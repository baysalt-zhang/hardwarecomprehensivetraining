==> flow/design.v <==
`timescale 1ns/1ps
module RAM( clk,addr,
                d,
                we,
                q);
   input[9:0]  addr;
   input  clk;
   input[31:0]  d;
   input  we;
   output[31:0] q;
	reg [9:0] mem[31:0];
	always @ (posedge clk) begin
		if (we)
			mem[addr] <= d;
	end
	assign q = mem[addr];
endmodule
* Reports on RAM *
The steps from the RTL of RAM to its reports follow in flow order.
Line numbers count from 1 in the design file above.
Cell names lack the library's common part.
Not given: -

set-up
  top = RAM
  clock input = clk
  standard-cell library = sky130hd
  library corner = tt_025C_1v80

* Word-level counts *
Source: Yosys, flattened and elaborated, memories not mapped. Widths are those after wreduce; folded enables and synchronous resets count as part of the registers. Registers that Yosys merges into a memory's read port (data or address) are not register bits. Print and check cells do not count. Equal cells are merged and count once.
Memory sizes are those after Yosys's memory passes, which may raise the word count (mostly to a power of two), join words into wider ones and drop unused or constant bits.

bit counts
  register bits after elaboration = 0
  RAM bits = 320
  memory cells = 1
  bits of input ports = 44
  cells after elaboration = 4

memories
  name  depth  bits a word  read ports  write ports  RTL line  text
  mem   32     10           1           1            11        reg [9:0] mem[31:0];

cells by class
  muxes and demuxes = 3

operators by type and width
  cell                count
  10-bit two-way mux  1
  5-bit two-way mux   1
  1-bit two-way mux   1

* Depth *
Longest topological path by Yosys (ltp), each cell counted once; first at word level (registers and memories cut), then after technology mapping (sequential cells cut; the memories' decode and read muxes count).

logic depth
  depth in word-level cells = 1
  ABC_AREA = 1
  mapped depth = 12

* After synthesis *
Yosys stat after the flow's synthesis: flattened, memories mapped to cells. It holds for the ABC_AREA given above (unset counts as 0); a run with the other value may have another netlist.

mapped netlist
  mapped cells = 1330
  mapped area = 13574.3 um^2
  sequential part of the area = 9609.2 um^2
  flip-flops = 320

cells by type
  cell type  count  total area (um^2)
  edfxtp_1   320    9.61E+03
  nand2_1    850    3190.56
  buf_4      32     240.23
  nor2_1     52     195.187
  buf_2      25     125.12
  clkbuf_1   17     63.811
  inv_1      11     41.29
  nor3_1     8      40.038
  buf_1      7      26.275
  nand3_1    4      20.019
  buf_6      1      11.261
  inv_2      2      7.507
  conb_1     1      3.754

* Path before layout *
Source: OpenSTA report_checks on the synthesized netlist (no wires, ideal clock, input and output delay 20% of the period each), path of least setup slack; recovery checks are left aside. Register names are those of the netlist, which keeps one name where synthesis merged equal registers.

path post-synthesis
  kind = input port to flip-flop
  start point = input addr[0]
  end point = memory mem[0][0]
  period = 2820 ps
  input delay = 564 ps
  arrival = 1781 ps
  data required time = 2444 ps
  slack = 663 ps
  path delay = 1593 ps
  stages on the path = 6
  period reached after synthesis = 2157 ps

"path delay" = arrival - input delay + setup time.
"stages on the path": output pins that drive a net of the path, with the launching flip-flop's if there is one; two outputs of one cell count as two.
"period reached after synthesis" is the clock period less the worst setup slack; recovery checks do not enter. This is arithmetic on one report: input and output delays are still those of the set period (20% each).
The rows between start and end are the longest chain of elaborated cells between them; the timing report does not say that the signal goes this way. Where chains are equally long, one stands for them.
Each line given opens the expression or statement behind the cell; cells for indexed reads and writes are added by Yosys, which also makes memories of some case tables.

between the ends, post-synthesis
  cell sequence = buf_4 -> inv_2 -> buf_6 -> buf_4 -> nand3_1 -> nor2_1
  length of the longest elaborated chain = 1
  elaborated cells on any way between the ends = 1

RTL lines, path post-synthesis
  item                RTL line  text
  start: declaration  6         input[9:0]  addr;
  5-bit two-way mux   13        if (we)
  end: declaration    11        reg [9:0] mem[31:0];

* Timing after layout *
Path of least setup slack in the final report of stored run 1 (OpenROAD, finished layout, wires in). Where an end is a register, its clock arrival counts in the times.
The path's times are printed in steps of 10 ps; the period is the one set.

path after layout
  kind = flip-flop to output port
  start point = memory mem[22][9]
  end point = output q[9]
  period = 1830 ps
  external output delay = 370 ps
  arrival = 1950 ps
  data required time = 1460 ps
  slack = -480 ps
  stages on the path = 10

The rows between start and end are the longest chain of elaborated cells between them; the timing report does not say that the signal goes this way. Where chains are equally long, one stands for them.
A memory read counts as a cell of the chain, while the word-level depth stops at memories.

between the ends, after layout
  cell sequence = edfxtp_1 -> nand2_1 -> nand2_1 -> nand2_2 -> nand2_2 -> nand2_1 -> nand2_1 -> nor2_1 -> nand2_1 -> buf_2
  length of the longest elaborated chain = 1
  elaborated cells on any way between the ends = 1

RTL lines, path after layout
  item                     RTL line  text
  start: declaration       11        reg [9:0] mem[31:0];
  memory read 32 x 10 bit  11
  end: declaration         10        output[31:0] q;

Lab notebook: RAM

Stored flow runs of RAM (2 of them; Yosys, OpenROAD, sky130hd). They differ in their settings and are not a sequence. Constraints: input delay and output delay 20% of the set period each, output load 0.01 pF.
"achieved clock period" means the clock period less the worst setup slack. The figure is calculated, with input and output delays left at 20% of the set period.
"power": no workload was simulated; the value follows from the tool's default switching activity.

Stored run 1
==> flow/run.sh <==
#!/bin/bash
# the make line also repeats the synthesis and layout settings of config.mk as NAME=value (left out here)
make -C /OpenROAD-flow-scripts/flow DESIGN_CONFIG=/design/flow/config.mk WORK_HOME=/design/flow/orfs CLKGATE_MAP_FILE= finish
==> flow/config.mk <==
export PLATFORM = sky130hd
export DESIGN_NAME = RAM
export DESIGN_NICKNAME = RAM
export VERILOG_FILES = /design/flow/design.v
export SDC_FILE = /design/flow/constraint.sdc
export NUM_CORES = 4
export LEC_CHECK = 0
export ABC_AREA = 1
export CAP_MARGIN = 20
export CELL_PAD_IN_SITES_DETAIL_PLACEMENT = 0
export CORE_MARGIN = 3
export CORE_UTILIZATION = 72
export MAX_ROUTING_LAYER = met5
export PLACE_DENSITY_LB_ADDON = 0.25
export SETUP_SLACK_MARGIN = -0.05
export SLEW_MARGIN = 20
==> flow/constraint.sdc <==
create_clock -name core_clock -period 1.83 [get_ports {clk}]
set_input_delay 0.3660 -clock core_clock [delete_from_list [all_inputs] [get_ports {clk}]]
set_output_delay 0.3660 -clock core_clock [all_outputs]
set_load 0.01 [all_outputs]

==> results of stored run 1 <==
chip area after synthesis (Yosys): 13574.3 um^2
die area: 20536.3 um^2
utilization: 88.3 %
worst setup slack after layout: -481 ps
worst hold slack: 671 ps
power: 15.885 mW
achieved clock period: 2311 ps

Stored run 2
==> flow/run.sh <==
#!/bin/bash
# the make line also repeats the synthesis and layout settings of config.mk as NAME=value (left out here)
make -C /OpenROAD-flow-scripts/flow DESIGN_CONFIG=/design/flow/config.mk WORK_HOME=/design/flow/orfs CLKGATE_MAP_FILE= finish
==> flow/config.mk <==
export PLATFORM = sky130hd
export DESIGN_NAME = RAM
export DESIGN_NICKNAME = RAM
export VERILOG_FILES = /design/flow/design.v
export SDC_FILE = /design/flow/constraint.sdc
export NUM_CORES = 4
export LEC_CHECK = 0
export ABC_AREA = 1
export CAP_MARGIN = 20
export CELL_PAD_IN_SITES_DETAIL_PLACEMENT = 0
export CORE_MARGIN = 2
export CORE_UTILIZATION = 25
export CTS_CLUSTER_SIZE = 86
export GPL_ROUTABILITY_DRIVEN = 1
export GPL_TIMING_DRIVEN = 1
export PLACE_DENSITY_LB_ADDON = 0.24
export SLEW_MARGIN = 0
==> flow/constraint.sdc <==
create_clock -name core_clock -period 2.49 [get_ports {clk}]
set_input_delay 0.4980 -clock core_clock [delete_from_list [all_inputs] [get_ports {clk}]]
set_output_delay 0.4980 -clock core_clock [all_outputs]
set_load 0.01 [all_outputs]

==> results of stored run 2 <==
chip area after synthesis (Yosys): 13574.3 um^2
die area: 56176.1 um^2
utilization: 30.9 %
worst setup slack after layout: -43 ps
worst hold slack: 837 ps
power: 12.101 mW
achieved clock period: 2533 ps
